==> flow/design.v <==
module segment_decoder (
    input  [3:0] digit,
    output reg [7:0] segments
);
    always @(*) begin
        case (digit)
            4'b0000:
            segments = 8'b01000000;   
        4'b0001:
            segments = 8'b11111001;   
        4'b0010:
            segments = 8'b10100100;   
        4'b0011:
            segments = 8'b10110000;   
        4'b0100:
            segments = 8'b10011001;   
        4'b0101:
            segments = 8'b10010010;   
        4'b0110:
            segments = 8'b10000010;   
        4'b0111:
            segments = 8'b11111000;   
        4'b1000:
            segments = 8'b10000000;   
        4'b1001:
            segments = 8'b10010000;   
            default: segments = 7'b11111111;  
        endcase
    end
endmodule
module multip_2bit(input [1:0]a,b ,output [3:0]q,output [7:0] segments,output reg [3:0] anodes = 4'b1110);
wire w1,w2,w3,w4;
and (q[0], a[0], b[0]);           
    and (w1, a[1], b[0]);             
    and (w2, a[0], b[1]);             
    and (w3, a[1], b[1]);             
    xor (q[1], w1, w2);               
    and (w4, w1, w2);                 
    xor (q[2], w4, w3);               
    and (q[3], w4, w3);               
endmodule
module multi_4bit(input [3:0] a,b,output [7:0]p);
wire [3:0] w1,w2,w3,w4,w6,a1;
wire [5:0] w5,w7,a2,a3;
multip_2bit m1(.a(a[1:0]),.b(b[1:0]),.q(w1));
assign w2={2'b00,w1[3:2]};
multip_2bit m2(.a(a[3:2]),.b(b[1:0]),.q(w3));
assign a1=w2+w3;
multip_2bit m3(.a(a[1:0]),.b(b[3:2]),.q(w4));
assign w5={2'b00,w4[3:0]};
multip_2bit m4(.a(a[3:2]),.b(b[3:2]),.q(w6));
assign w7={w6[3:0],2'b00};
assign a2=w5+w7;
assign a3=a1+a2;
assign p={a3,w1[1:0]};
endmodule
`timescale 1ns / 1ps
module vedic_multiplier_8bit(
    input  wire        clk,
    input  wire        rst,
    output reg [6:0]   segments,  
    output reg [3:0]   anodes ,    
    input [7:0] a,b,
   output [15:0]p
);
    reg [3:0] digits [3:0];     
    reg [1:0] digit_select;     
    reg [14:0] refresh_counter;  
    wire [7:0] w1,w2,w3,w4,w6,a1; 
    wire [11:0] w5,w7,a2,a3; 
    multi_4bit M1(.a(a[3:0]),.b(b[3:0]),.p(w1));
    assign w2={4'b0000,w1[7:4]};
    multi_4bit M2(.a(a[7:4]),.b(b[3:0]),.p(w3));
    assign a1= w2+w3;
    multi_4bit M3(.a(a[3:0]),.b(b[7:4]),.p(w4));
    assign w5 ={4'b0000,w4[7:0]};
    multi_4bit M4(.a(a[7:4]),.b(b[7:4]),.p(w6));
    assign w7= {w6[7:0],4'b0000};
    assign a2=w5+w7;
    assign a3=a1+a2;
    assign p={a3,w1[3:0]};
    always @(p) begin
        digits[3] = p[3:0];
        digits[2] = p[7:4];
        digits[1] = p[11:8];
        digits[0] = p[15:12];
    end
    wire [6:0] decoded_segments;
    segment_decoder seg_dec (
        .digit(digits[digit_select]),
        .segments(decoded_segments)
    );
    always @(posedge clk or posedge rst) begin
        if (rst) begin
            refresh_counter <= 0;
            digit_select <= 0;
        end else begin
            refresh_counter <= refresh_counter + 1;
            if (refresh_counter == 25000) begin  
                refresh_counter <= 0;
                digit_select <= digit_select + 1;
                if (digit_select == 3)
                    digit_select <= 0;
            end
        end
    end
    always @(*) begin
        segments = decoded_segments;
        anodes = 4'b1111;
        anodes[digit_select] = 1'b0;  
    end
endmodule
* Reports on vedic_multiplier_8bit
What the tools print for vedic_multiplier_8bit, step after step. Lines are those of the file above, counted from 1. Operators: Yosys type, input widths -> output width; for muxes data width and select width s. Library cell names are shortened. A cell with n/a has no value.
Inputs: top module vedic_multiplier_8bit, clock input clk, standard-cell library sky130hd, corner tt_025C_1v80

* Elaborated design
Yosys after proc, flatten, opt, wreduce and memory -nomap, before mapping. Enables and synchronous resets that opt folds into registers are not counted as muxes. Print and check cells are not counted. Equal cells are merged and count once. Yosys's memory passes give these memory sizes; they may raise the number of words (mostly to a power of two), join words into wider ones and drop unused or constant bits.
Operators by class: add/sub/neg operators 18, $mul 0, divide/modulo/power cells 0, magnitude comparators 0, equality and inequality tests 4, shift operators 2, multiplexer cells 3, bitwise gates (word level) 130, reduce/logical cells 1
Operator list (number):
- $and 1x1->1 | 96
- $add 4x6->6 | 8
- $xor 1x1->1 | 32
- $add 8x12->12 | 2
- $add 2x4->4 | 4
- $pmux 4 s4 | 1
- $add 15x1->15 const B | 1
- $eq 15x15->1 const B | 1
- $mux 15 | 1
- $shift 1x3->4 const A | 2
- $add 4x8->8 | 1
- $eq 2x2->1 const B | 2
- $or 4x4->4 | 1
- $not 4->4 | 1
- $neg 2->3 | 1
- $add 2x1->2 const B | 1
- $eq 2x1->1 const B | 1
- $logic_not 2->1 | 1
- $mux 2 | 1
Storage and ports: flip-flop bits (word level) 17, bits in latches 0, bits in writable memories 0, ROM bits 128, word width x clocked read ports 0, memories 1, output and inout port bits 27, word-level cells 161
Memories:
- (no name shown) | words 16, width 8, rd ports 1, write ports 0, line 6 | case (digit)

* Longest topological paths
Yosys ltp: most cells in a row. Word level: on the elaborated netlist, between registers, memories and ports. Mapped: between sequential cells and ports; inverters and the memories' decode and read muxes count.
Depth: depth after elaboration 8, ABC_AREA 0, depth in mapped cells 30, gate-level depth less buffers 29

* Mapped cells and area
The flow's flattened synthesis, as Yosys stat reports it; memories are mapped. The netlist is that of the ABC_AREA named above (0 if unset); the other value can give another one.
Synthesis totals: mapped cells 445, chip area (Yosys) 3932.5 sq um, flip-flop cells 17, buffers 6
Cell types (number):
- ha_1 | 92
- fa_1 | 22
- dfrtp_1 | 17
- and2_1 | 59
- inv_1 | 58
- xor2_1 | 23
- xnor2_1 | 21
- a21o_1 | 16
- a21oi_1 | 21
- nor2_1 | 23
- nand2_1 | 19
- nand3_1 | 12
- mux2i_1 | 5
- nand4_1 | 4
- nor2b_1 | 4
- o21ai_0 | 5
- a31oi_4 | 1
- a221o_1 | 2
Other cell types: 33; their cells: 41. The figures by module come from a second, unflattened synthesis with its own total; it is not the netlist above.
Unflattened totals: cells (unflattened synthesis) 666, area (unflattened synthesis) 5556.6 sq um
Rows give one instance, submodules left out.
By module:
- multip_2bit | instances 16, cells 20, area 147.6 sq um
- vedic_multiplier_8bit | instances 1, cells 204, area 1860.5 sq um
- multi_4bit | instances 4, cells 27, area 279.0 sq um
- segment_decoder | instances 1, cells 34, area 217.7 sq um

* Path before layout
OpenSTA on the mapped netlist: ideal clock, no wires. The path of least setup slack (recovery checks aside). Input and output delay are each 20% of the period. Register names are those of the netlist, which keeps one name where synthesis merged equal registers.
Path after synthesis: kind input port to output port, from input a[1], to output segments[4], period 16700 ps, input delay 3340 ps, external output delay 3340 ps, arrival 9760 ps, required time 13360 ps, slack 3600 ps, path delay 6420 ps, driving pins on the path 27, buffers on the path 1, synthesis period reached 13100 ps
"path delay" is the arrival time less input delay plus setup time. At an output port there is no setup time. "driving pins on the path" counts driving pins, that of a launching flip-flop among them; a cell with two outputs on the path counts twice. "synthesis period reached" is the clock period less the worst setup slack; recovery checks do not enter. This is arithmetic on one report: input and output delays are still those of the set period (20% each). The rows between start and end are the longest chain of elaborated cells between them; the timing report does not say that the signal goes this way. Where chains are equally long, one stands for them. Each line given opens the expression or statement behind the cell; cells for indexed reads and writes are added by Yosys, which also makes memories of some case tables. A memory read counts as a cell of the chain, while the word-level depth stops at memories.
On the way, after synthesis: cells stage by stage and2_1 > ha_1 > ha_1 > ha_1 > fa_1 > xnor2_1 > fa_1 > fa_1 > xnor2_1 > ha_1 > a21o_1 > a21oi_1 > nor2b_1 > o21ai_0 > nand3b_1 > xnor2_1 > fa_1 > inv_1 > ha_1 > buf_4 > a21o_1 > a21oi_1 > nor2_1 > or3_4 > a31oi_4 > mux2_2 > a21oi_1, cells in the longest elaborated chain 9, elaborated cells on any way between the ends 35, those cells by class add/sub (9); mux (1); logic (24); memory (1)
RTL lines, path after synthesis:
- start: declaration | line 63 | input [7:0] a,b,
- $and 1x1->1 | line 34 | and (w1, a[1], b[0]);
- $and 1x1->1 | line 38 | and (w4, w1, w2);
- $xor 1x1->1 | line 39 | xor (q[2], w4, w3);
- $add 2x4->4 | line 48 | assign a1=w2+w3;
- $add 4x6->6 | line 54 | assign a3=a1+a2;
- $add 4x8->8 | line 74 | assign a1= w2+w3;
- $add 8x12->12 | line 80 | assign a3=a1+a2;
- $pmux 4 s4 | line 90 | .digit(digits[digit_select]),
- $mem_v2 16x8 | line 6 | case (digit)
- end: declaration | line 61 | output reg [6:0]   segments,

* Worst path after layout
From the final timing report of run A: the path of least setup slack in the routed layout; clock arrival at registers is part of the times. The path's times are printed in steps of 10 ps; the period is the one set.
Path after layout: kind input port to output port, from input a[1], to output segments[4], period 18900 ps, input delay 3780 ps, external output delay 3780 ps, arrival 11620 ps, required time 15120 ps, slack 3500 ps, driving pins on the path 29, buffers on the path 2
The rows between start and end are the longest chain of elaborated cells between them; the timing report does not say that the signal goes this way. Where chains are equally long, one stands for them. A memory read counts as a cell of the chain, while the word-level depth stops at memories.
On the way, after layout: cells stage by stage clkdlybuf4s50_1 > and2_1 > ha_1 > ha_1 > ha_1 > fa_1 > xnor2_1 > fa_1 > fa_1 > xnor2_1 > ha_1 > a21o_1 > a21oi_1 > nor2b_1 > o21ai_0 > nand3b_1 > xnor2_1 > fa_1 > inv_1 > ha_1 > nand4_1 > o211a_1 > xor2_1 > mux2i_1 > inv_1 > ha_1 > mux2_2 > a21oi_1 > clkdlybuf4s50_1, cells in the longest elaborated chain 9, elaborated cells on any way between the ends 35, those cells by class add/sub (9); mux (1); logic (24); memory (1)
RTL lines, path after layout:
- start: declaration | line 63 | input [7:0] a,b,
- $and 1x1->1 | line 34 | and (w1, a[1], b[0]);
- $and 1x1->1 | line 38 | and (w4, w1, w2);
- $xor 1x1->1 | line 39 | xor (q[2], w4, w3);
- $add 2x4->4 | line 48 | assign a1=w2+w3;
- $add 4x6->6 | line 54 | assign a3=a1+a2;
- $add 4x8->8 | line 74 | assign a1= w2+w3;
- $add 8x12->12 | line 80 | assign a3=a1+a2;
- $pmux 4 s4 | line 90 | .digit(digits[digit_select]),
- $mem_v2 16x8 | line 6 | case (digit)
- end: declaration | line 61 | output reg [6:0]   segments,

Module vedic_multiplier_8bit, platform sky130hd: 2 stored runs of the flow (Yosys, OpenROAD) with differing settings, in no particular order. Input and output delays are each 20% of the period that was set; the output load is 0.01 pF.
"achieved period" means the clock period less the worst setup slack. The figure is calculated, with input and output delays left at 20% of the set period.
By "worst path time" is meant the share of the clock period that the worst setup path is allowed (20% is reserved at inputs, 20% at outputs), minus its slack. Clock arrival times at its registers enter into it.
By "total power after layout" is meant OpenSTA's value without simulated activity: inputs other than the clock are taken to toggle once in ten clock periods, and the tool carries that through the logic.
"worst path time" is known to 10 ps.

* Run A | settings: period_ns 18.9; CORE_UTILIZATION 48; CELL_PAD_IN_SITES_DETAIL_PLACEMENT 0; ABC_AREA 0; CAP_MARGIN 30; MIN_ROUTING_LAYER met1; CORE_MARGIN 2; SLEW_MARGIN 20 | results: worst path time 7840 ps; worst path kind input port to output port; die footprint 8933.1 sq um; total power after layout 0.0004851 W; netlist area reported by Yosys 3932.5 sq um; worst-case hold slack 502 ps; worst setup slack after layout 3501 ps; achieved period 15399 ps; standard-cell area of the final layout 4509.3 sq um
* Run B | settings: period_ns 6.9; CORE_UTILIZATION 65; PLACE_DENSITY 0.45; CORE_ASPECT_RATIO 1.01; CELL_PAD_IN_SITES_GLOBAL_PLACEMENT 1; CELL_PAD_IN_SITES_DETAIL_PLACEMENT 2; ABC_AREA 0; GPL_ROUTABILITY_DRIVEN 0; CTS_CLUSTER_SIZE 43; SLEW_MARGIN 15; CAP_MARGIN 20; CORE_MARGIN 2 | incomplete, placement halted on GPL-0301
