==> flow/design.v <==
module Multiplier_4bit (
    input  wire        clk,
    input [3:0]a,input [3:0] b,
    input  wire        rst,load,reset,
    output reg an2,an3,
    output reg [3:0] din1, din2, 
    output reg [6:0]   segments,  
    output reg [1:0]   anodes     
);
    reg [3:0] digits [1:0];     
    reg digit_select;     
    reg [14:0] refresh_counter;  
   initial begin
   an2=1;an3=1;end
always@(posedge clk) begin
if(reset) begin
  {din2,din1}=0; end
else begin
  if(load) begin
    {din2,din1}=a*b; end
    end
end
    always @(din1 or din2 ) begin
        digits[0] = din1;
        digits[1] = din2;
    end
    wire [6:0] decoded_segments;
    segment_decoder seg_dec (
        .digit(digits[digit_select]),
        .segments(decoded_segments)
    );
    always @(posedge clk or posedge rst) begin
        if (rst) begin
            refresh_counter <= 0;
            digit_select <= 0;
        end else begin
            refresh_counter <= refresh_counter + 1;
            if (refresh_counter == 25000) begin  
                refresh_counter <= 0;
                digit_select <= digit_select + 1;
                if (digit_select == 1)
                    digit_select <= 0;
            end
        end
    end
    always @(*) begin
        segments = decoded_segments;
        anodes = 2'b11;
        anodes[digit_select] = 1'b0;  
    end
endmodule
module segment_decoder (
    input  [3:0] digit,
    output reg [7:0] segments
);
    always @(*) begin
        case (digit)
            4'b0000:
            segments = 8'b01000000;   
        4'b0001:
            segments = 8'b11111001;   
        4'b0010:
            segments = 8'b10100100;   
        4'b0011:
            segments = 8'b10110000;   
        4'b0100:
            segments = 8'b10011001;   
        4'b0101:
            segments = 8'b10010010;   
        4'b0110:
            segments = 8'b10000010;   
        4'b0111:
            segments = 8'b11111000;   
        4'b1000:
            segments = 8'b10000000;   
        4'b1001:
            segments = 8'b10010000;   
            default: segments = 7'b11111111;  
        endcase
    end
endmodule
# From RTL to reports: Multiplier_4bit

The steps from the RTL of Multiplier_4bit to its reports follow in flow order.
Lines are those of the file above, counted from 1.
Operators: Yosys type, input widths -> output width; for muxes data width and select width s.
Library cell names are shortened.
The mark - stands for no value.

Top: Multiplier_4bit
Clock port: clk
Library: sky130hd
Corner: tt_025C_1v80

# Word-level counts

Yosys after proc, flatten, opt, wreduce and memory -nomap, before mapping. Enables and synchronous resets that opt folds into registers are not counted as muxes. Print and check cells are not counted. Equal cells are merged and count once.
Memory sizes are those after Yosys's memory passes, which may raise the word count (mostly to a power of two), join words into wider ones and drop unused or constant bits.

Add/subtract/negate cells: 3
Multipliers: 1
Div/mod/pow operators: 0
Order comparisons: 0
Eq/ne operators: 1
Shift-type cells: 2
Muxes and demuxes: 3
Bitwise operators: 3
Reductions and logical operators: 0

Operators with widths:

| cell                  | count |
| $mul 4x4->8           | 1 |
| $add 15x1->15 const B | 1 |
| $eq 15x15->1 const B  | 1 |
| $mux 15               | 1 |
| $pmux 4 s2            | 1 |
| $shift 1x2->2 const A | 2 |
| $neg 1->2             | 1 |
| $or 2x2->2            | 1 |
| $not 2->2             | 1 |
| $add 1x1->1 const B   | 1 |
| $not 1->1             | 1 |
| $mux 1                | 1 |

Flip-flop bits (word level): 24
Latch bits: 0
Bits in writable memories: 0
Memory bits (read-only): 128
Clocked read ports x word width: 0
Memory cells: 1
Input bits: 12
Elaborated cells: 18

Memory list:

| name            | words | bits a word | rd ports | wr ports | RTL line | text |
| (no name shown) | 16    | 8           | 1        | 0        | 57       | `case (digit)` |

# Depth

Depth = most cells in a row (Yosys ltp): at word level without a register or memory, in the mapped netlist without a sequential cell, where the memories' decode and read muxes count.

Depth after elaboration: 4
ABC_AREA: 0
Depth in mapped cells: 9
Depth with buffers taken out: 9

# Netlist

Source: synth_stat.txt of the flow (Yosys; design flattened, memories mapped). It holds for the ABC_AREA given above (unset counts as 0); a run with the other value may have another netlist.

Cells by type:

| cell     | count | total area (um2) |
| dfrtp_1  | 16    | 400.384 |
| ha_1     | 19    | 237.728 |
| dfxtp_1  | 8     | 160.154 |
| mux2i_1  | 9     | 90.086 |
| fa_1     | 4     | 80.077 |
| and2_1   | 12    | 75.072 |
| nor2_1   | 20    | 75.072 |
| xnor2_1  | 7     | 61.309 |
| xor2_1   | 7     | 61.309 |
| nand2_1  | 14    | 52.55 |
| a21oi_1  | 10    | 50.048 |
| inv_1    | 10    | 37.536 |
| nand3_1  | 7     | 35.034 |
| nand4_1  | 4     | 25.024 |
| buf_4    | 3     | 22.522 |
| nor3b_1  | 3     | 22.522 |
| nor4bb_1 | 2     | 20.019 |
| o21ai_0  | 4     | 20.019 |

Other cell types: 23; their cells: 30.

Standard cells after synthesis: 189
Mapped area: 1754.2 um2
Flip-flop cells: 24
Buffer cells: 6

By module: a second synthesis without flattening, with its own total; a netlist apart from the flattened one above.

Cell total of the unflattened synthesis: 194
Area (unflattened synthesis): 1806.7 um2

Each row is one instance without its submodules.

Modules:

| module          | instances | cells | area (um2) | sequential area (um2) |
| Multiplier_4bit | 1         | 160   | 1589.0     | 560.5 |
| segment_decoder | 1         | 34    | 217.7      | 0.0 |

# Timing after synthesis

Source: OpenSTA report_checks on the synthesized netlist (no wires, ideal clock, input and output delay 20% of the period each), path of least setup slack; recovery checks are left aside. Register names are those of the netlist, which keeps one name where synthesis merged equal registers.

Kind: input to register
Start: input port a[0]
End: register din2[2]
Period: 2.79 ns
External input delay: 0.558 ns
Time at the first pin: 0.558 ns
Data arrival time: 2.769 ns
Required time: 2.670 ns
Path slack: -0.099 ns
Delay of the path: 2.331 ns
Stages: 9
Buffers on the path: 0
Synthesis period reached: 2.889 ns

"delay of the path" is the arrival time less input delay plus setup time.
"stages": output pins that drive a net of the path, with the launching flip-flop's if there is one; two outputs of one cell count as two.
"synthesis period reached" is the clock period less the worst setup slack; recovery checks do not enter. This is arithmetic on one report: input and output delays are still those of the set period (20% each).
The rows between start and end are the longest chain of elaborated cells between them; the timing report does not say that the signal goes this way. Where chains are equally long, one stands for them.
A line is the first line of the expression or statement that the cell stems from. Yosys adds cells for indexed reads and writes and turns some case tables into memories.

Path through: nand2_1 -> fa_1 -> inv_1 -> fa_1 -> fa_1 -> a21o_1 -> a21oi_1 -> nor4b_1 -> a211o_1
Length of the longest elaborated chain: 1

Ends and longest elaborated chain, post-synthesis:

| element         | RTL line | text |
| start, declared | 3        | `input [3:0]a,input [3:0] b,` |
| $mul 4x4->8     | 20       | `{din2,din1}=a*b; end` |
| end, declared   | 6        | `output reg [3:0] din1, din2,` |

# Timing after layout

From the final timing report of flow run A: the path of least setup slack in the routed layout; clock arrival at registers is part of the times.

Kind: input to register
Start: input port a[0]
End: register din2[2]
Period: 4.97 ns
External input delay: 0.99 ns
Time at the first pin: 0.99 ns
Data arrival time: 3.90 ns
Required time: 5.21 ns
Path slack: 1.31 ns
Stages: 10
Buffers on the path: 1

The rows between start and end are the longest chain of elaborated cells between them; the timing report does not say that the signal goes this way. Where chains are equally long, one stands for them.

Path through: clkdlybuf4s50_1 -> nand2_1 -> fa_1 -> inv_1 -> fa_1 -> fa_1 -> a21o_1 -> a21oi_1 -> nor4b_1 -> a211o_1
Length of the longest elaborated chain: 1

Ends and longest elaborated chain, post-layout:

| element         | RTL line | text |
| start, declared | 3        | `input [3:0]a,input [3:0] b,` |
| $mul 4x4->8     | 20       | `{din2,din1}=a*b; end` |
| end, declared   | 6        | `output reg [3:0] din1, din2,` |

2 stored runs of Multiplier_4bit in the flow (synthesis by Yosys, layout by OpenROAD, sky130hd cells), in arbitrary order. Constraints: input delay and output delay 20% of the set period each, output load 0.01 pF.
"clock period reached" means the clock period less the worst setup slack. The figure is calculated, with input and output delays left at 20% of the set period.
A setting shown as n/a is not set for that run.

| name                                  | flow run A | flow run B |
| period_ns                             | 4.97       | 4.36       |
| CORE_UTILIZATION                      | 60         | 36         |
| PLACE_DENSITY_LB_ADDON                | 0.05       | 0.04       |
| CORE_MARGIN                           | 7          | 2          |
| GPL_TIMING_DRIVEN                     | 1          | 0          |
| MIN_ROUTING_LAYER                     | met2       | met1       |
| CAP_MARGIN                            | 20         | 15         |
| SLEW_MARGIN                           | 20         | 25         |
| SETUP_SLACK_MARGIN                    | n/a        | -0.25      |
| CELL_PAD_IN_SITES_GLOBAL_PLACEMENT    | n/a        | 0          |
| TNS_END_PERCENT                       | n/a        | 60         |
| ABC_AREA                              | n/a        | 0          |
| CTS_CLUSTER_DIAMETER                  | n/a        | 71         |
| MAX_ROUTING_LAYER                     | n/a        | met5       |
| area of the synthesized netlist (um2) | 1754.2     | 1754.2     |
| die area (um2)                        | 4633.5     | 5447.2     |
| utilization after routing             | 0.76       | 0.464      |
| setup slack of the critical path (ns) | 1.312      | 0.752      |
| summed negative setup slack (ns)      | 0.000      | 0.000      |
| worst hold slack (ns)                 | 0.506      | 0.509      |
| clock period reached (ns)             | 3.658      | 3.608      |
